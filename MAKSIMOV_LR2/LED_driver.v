==> flow/design.v <==
`timescale 1ns / 1ps
module DC3(
    input [1:0] x,
    output reg [2:0] y
    );
initial y <= 2'h0;
always @ (x)
	case(x)
		2'b00: y <= 3'h1;
		2'b01: y <= 3'h2;
		2'b10: y <= 3'h4;
		2'b11: y <= 3'h0;
	endcase
endmodule
`timescale 1ns / 1ps
module HexToSeg(
    input [3:0] x,
    output [6:0] transformedY
    );
reg [6:0]y;
initial y <= 7'b1111111;
assign transformedY[0] = y[6];
assign transformedY[1] = y[4];
assign transformedY[2] = y[1];
assign transformedY[3] = y[0];
assign transformedY[4] = y[2];
assign transformedY[5] = y[5];
assign transformedY[6] = y[3];
always @ (x)
   case (x)
      4'b0000: y <= 7'b0001000;
      4'b0001: y <= 7'b1101101;
      4'b0010: y <= 7'b0100010;
      4'b0011: y <= 7'b0100100;
      4'b0100: y <= 7'b1000101;
      4'b0101: y <= 7'b0010100;
      4'b0110: y <= 7'b0010000;
      4'b0111: y <= 7'b0101101;
      4'b1000: y <= 7'b0000000;
      4'b1001: y <= 7'b0000100;
      4'b1010: y <= 7'b0000001;
      4'b1011: y <= 7'b1010000;
      4'b1100: y <= 7'b0011010;
      4'b1101: y <= 7'b1100000;
      4'b1110: y <= 7'b0010010;
      4'b1111: y <= 7'b0010011;
      default: y <= 7'b1111111;
   endcase
endmodule
`timescale 1ns / 1ps
module LED_driver(
    input clocksource,
    input [3:0] x0,
    input [3:0] x1,
    input [3:0] x2,
    output reg [6:0] seg,
    output reg [2:0] an
    );
wire [1:0] digitNumber;
wire [3:0] selectedDigit;
wire [6:0] internalSeg;
wire [2:0] internalAn;
MS3 selectInput(x0, x1, x2, digitNumber, selectedDigit);
ctr4 currentNumber(clocksource, digitNumber);
HexToSeg DC7 (selectedDigit, internalSeg);
DC3 selectOutput(digitNumber, internalAn);
always @(internalSeg)
	seg <= internalSeg;
always @(internalAn)
	an <= internalAn;
initial begin
	seg 	<= 7'h00;
	an 	<= 3'b111;
end
endmodule
`timescale 1ns / 1ps
module MS3(
    input [3:0] x0,
    input [3:0] x1,
    input [3:0] x2,
    input [1:0] adr,
    output [3:0] y
    );
wire c0, c1, c2;
assign c0 = ~adr[0] 	& ~adr[1];
assign c1 =  adr[0] 	& ~adr[1];
assign c2 = ~adr[0] 	&  adr[1];
wire [3:0]s0, s1, s2;
assign s0 = {4{c0}};
assign s1 = {4{c1}};
assign s2 = {4{c2}};
assign y = x0 & s0 | x1 & s1 | x2 & s2;
endmodule
`timescale 1ns / 1ps
module ctr4(
    input clk,
    output reg [1:0] counter
    );
wire clr;
assign clr = counter[1] & ~counter [0];
initial 
	counter <= 2'h0;
always @(posedge clk)
	if(clr)
		counter <= 0;
	else
		counter <= counter + 1'b1;
endmodule
### From RTL to reports: LED_driver

What the tools print for LED_driver, step after step.
Lines are those of the file above, counted from 1.
Operators carry their Yosys type and port widths (W data, S select, Z words).
Cell names lack the library's common part.
A cell with - has no value.

| set-up | value |
|---|---|
| design top | LED_driver |
| clock | clocksource |
| cell library | sky130hd |
| library corner | tt_025C_1v80 |

### Word-level counts

Yosys after proc, flatten, opt, wreduce and memory -nomap, before mapping. Enables and synchronous resets that opt folds into registers are not counted as muxes. Memory bits, and registers merged into a memory's read port (data or address), are not among the register bits. Print and check cells are not counted. Equal cells are merged and count once.
Memory sizes are those after Yosys's memory passes, which may raise the word count (mostly to a power of two), join words into wider ones and drop unused or constant bits.

| word-level totals | value |
|---|---|
| clocked read ports x word width | 0 |
| bits in read-only memories | 112 |
| output and inout port bits | 10 |
| bits in writable memories | 0 |
| memories | 1 |
| bits in latches | 0 |
| register bits | 2 |
| input bits | 13 |

Memory list:

| name | depth | width | read ports | wr ports | line | text |
|---|---|---|---|---|---|---|
| (name not given) | 16 | 7 | 1 | 0 | 30 | `case (x)` |

| operators by class | value |
|---|---|
| reduce/logical cells | 1 |
| bitwise gates (word level) | 10 |
| mux-type cells | 1 |
| magnitude comparators | 0 |
| equal/unequal tests | 3 |
| shifts and indexed selects | 0 |
| divide/modulo/power cells | 0 |
| add/sub/neg operators | 1 |
| multiply operators | 0 |

Operators by type and width:

| operator | number |
|---|---|
| $and A4 B4 Y4 | 3 |
| $pmux W3 S4 | 1 |
| $or A4 B4 Y4 | 2 |
| $eq A2 B2 Y1 const B | 2 |
| $and A1 B1 Y1 | 3 |
| $not A1 Y1 | 2 |
| $add A2 B1 Y2 const B | 1 |
| $eq A2 B1 Y1 const B | 1 |
| $logic_not A2 Y1 | 1 |

### Longest topological paths

Longest topological path by Yosys (ltp), each cell counted once; first at word level (registers and memories cut), then after technology mapping (sequential cells cut; the memories' decode and read muxes count).

| logic depth | value |
|---|---|
| word-level depth | 5 |
| ABC_AREA | 1 |
| mapped depth | 11 |

### Mapped cells and area

The flow's flattened synthesis, as Yosys stat reports it; memories are mapped. The netlist is that of the ABC_AREA named above (0 if unset); the other value can give another one.

Cells by type:

| type | number |
|---|---|
| ha_1 | 12 |
| nand2_1 | 39 |
| nand3_1 | 9 |
| dfxtp_1 | 2 |
| inv_1 | 8 |
| nand2_2 | 3 |
| nand3_4 | 1 |
| inv_2 | 4 |
| nor2_4 | 1 |
| nand3_2 | 1 |
| nor2_1 | 2 |
| nor2_2 | 1 |
| o21ai_1 | 1 |

| mapped netlist | value |
|---|---|
| flip-flop cells | 2 |
| chip area (Yosys) | 503.0 um^2 |
| standard cells after synthesis | 84 |

### Timing after synthesis

Source: OpenSTA report_checks on the synthesized netlist (no wires, ideal clock, input and output delay 20% of the period each), path of least setup slack; recovery checks are left aside. Register names are those of the netlist, which keeps one name where synthesis merged equal registers.

| timing path after synthesis | value |
|---|---|
| path kind | reg-to-output |
| start | register currentNumber.counter[0] |
| end | output port seg[3] |
| arrival | 1.578 ns |
| data required time | 2.376 ns |
| period | 2.97 ns |
| external output delay | 0.594 ns |
| stages | 12 |
| setup slack | 0.798 ns |
| delay of the path | 1.578 ns |
| period reached after synthesis | 2.172 ns |

"delay of the path" = arrival - input delay + setup time.
A path that ends at an output port has no setup time.
"stages": output pins that drive a net of the path, with the launching flip-flop's if there is one; two outputs of one cell count as two.
"period reached after synthesis" is the clock period less the worst setup slack; recovery checks do not enter. This is arithmetic on one report: input and output delays are still those of the set period (20% each).
The rows between start and end are the longest chain of elaborated cells between them; the timing report does not say that the signal goes this way. Where chains are equally long, one stands for them.
Each line given opens the expression or statement behind the cell; cells for indexed reads and writes are added by Yosys, which also makes memories of some case tables.
The chain passes a memory read, where the word-level depth is cut; so it can be longer than that depth.

| on the way, after synthesis | value |
|---|---|
| cell sequence | dfxtp_1 > inv_1 > ha_1 > nand2_1 > inv_2 > nor2_2 > inv_1 > ha_1 > nand2_2 > nand2_1 > nand2_1 > nand2_1 |
| cells in the longest elaborated chain | 6 |

RTL lines, path after synthesis:

| item | line | text |
|---|---|---|
| start: declaration | 97 | `output reg [1:0] counter` |
| start: assignment | 105 | `counter <= 0;` |
| start: assignment | 107 | `counter <= counter + 1'b1;` |
| $not A1 Y1 | 85 | `assign c0 = ~adr[0] & ~adr[1];` |
| $and A1 B1 Y1 | 85 |  |
| $and A4 B4 Y4 | 92 | `assign y = x0 & s0 \| x1 & s1 \| x2 & s2;` |
| $or A4 B4 Y4 (2 in a row) | 92 |  |
| $mem_v2 Z16 W7 | 30 | `case (x)` |
| end: declaration | 56 | `output reg [6:0] seg,` |

### Timing after layout

Path of least setup slack in the final report of run 1 (OpenROAD, finished layout, wires in). Where an end is a register, its clock arrival counts in the times.

| timing path after layout | value |
|---|---|
| path kind | input-to-output |
| start | input port x1[0] |
| end | output port seg[3] |
| period | 4.84 ns |
| setup slack | 1.01 ns |
| arrival | 2.86 ns |
| input delay | 0.97 ns |
| external output delay | 0.97 ns |
| stages | 11 |
| data required time | 3.87 ns |

The rows between start and end are the longest chain of elaborated cells between them; the timing report does not say that the signal goes this way. Where chains are equally long, one stands for them.
The chain passes a memory read, where the word-level depth is cut; so it can be longer than that depth.

| on the way, after layout | value |
|---|---|
| cell sequence | clkdlybuf4s50_1 > nand2_1 > nand3_1 > inv_2 > ha_1 > inv_1 > nand2_1 > nand2_1 > nand2_1 > nand2_1 > clkdlybuf4s50_1 |
| cells in the longest elaborated chain | 4 |

RTL lines, path after layout:

| item | line | text |
|---|---|---|
| start: declaration | 54 | `input [3:0] x1,` |
| $and A4 B4 Y4 | 92 | `assign y = x0 & s0 \| x1 & s1 \| x2 & s2;` |
| $or A4 B4 Y4 (2 in a row) | 92 |  |
| $mem_v2 Z16 W7 | 30 | `case (x)` |
| end: declaration | 56 | `output reg [6:0] seg,` |

==> results <==
Record of 2 stored runs of the RTL-to-layout flow on LED_driver, platform sky130hd. The runs are unordered. Constraints: input delay and output delay 20% of the set period each, output load 0.01 pF.
By "achieved clock period" is meant the clock period of the run minus its worst setup slack. This is arithmetic on one report: input and output delays are still those of the set period (20% each).
By "time used up by the worst setup path" is meant the share of the clock period that the worst setup path is allowed (20% is reserved at inputs, 20% at outputs), minus its slack. Clock arrival times at its registers enter into it.
"total power after layout": no workload was simulated; the value follows from the tool's default switching activity.
A setting shown as - is not set for that run.
A result given as - is not shown for that run.

| stored run | period_ns | CORE_UTILIZATION | SETUP_SLACK_MARGIN | PLACE_DENSITY | TNS_END_PERCENT | ABC_AREA | GPL_TIMING_DRIVEN | CTS_CLUSTER_SIZE | CTS_CLUSTER_DIAMETER | CAP_MARGIN | SLEW_MARGIN | MAX_ROUTING_LAYER | CORE_MARGIN | PLACE_DENSITY_LB_ADDON | CORE_ASPECT_RATIO | CELL_PAD_IN_SITES_DETAIL_PLACEMENT | GPL_ROUTABILITY_DRIVEN | chip area after synthesis (Yosys) (um^2) | die area (um^2) | standard-cell area of the final layout (um^2) | utilization after layout | setup slack of the worst path (ns) | total negative setup slack (ns) | worst-case hold slack (ns) | total power after layout (mW) | achieved clock period (ns) | time used up by the worst setup path (ns) | class of the worst setup path |
|---|---|---|---|---|---|---|---|---|---|---|---|---|---|---|---|---|---|---|---|---|---|---|---|---|---|---|---|---|
| run 1 | 4.84 | 32 | 0.46 | 0.95 | 10 | 1 | 0 | 36 | 246 | 25 | 0 | met4 | 2 | - | - | - | - | 503.0 | 1904.9 | 765.7 | 0.514 | 1.013 | 0.000 | 0.481 | 0.0646 | 3.827 | 1.89 | input-to-output |
| run 2 | 1.75 | 34 | 0.02 | - | - | 0 | 1 | - | - | 20 | 40 | met4 | 2 | 0.19 | 0.82 | 2 | 0 | - | - | - | - | - | - | - | - | - | - | - |

Run 2: stopped before the end: placement reported DPL-0033
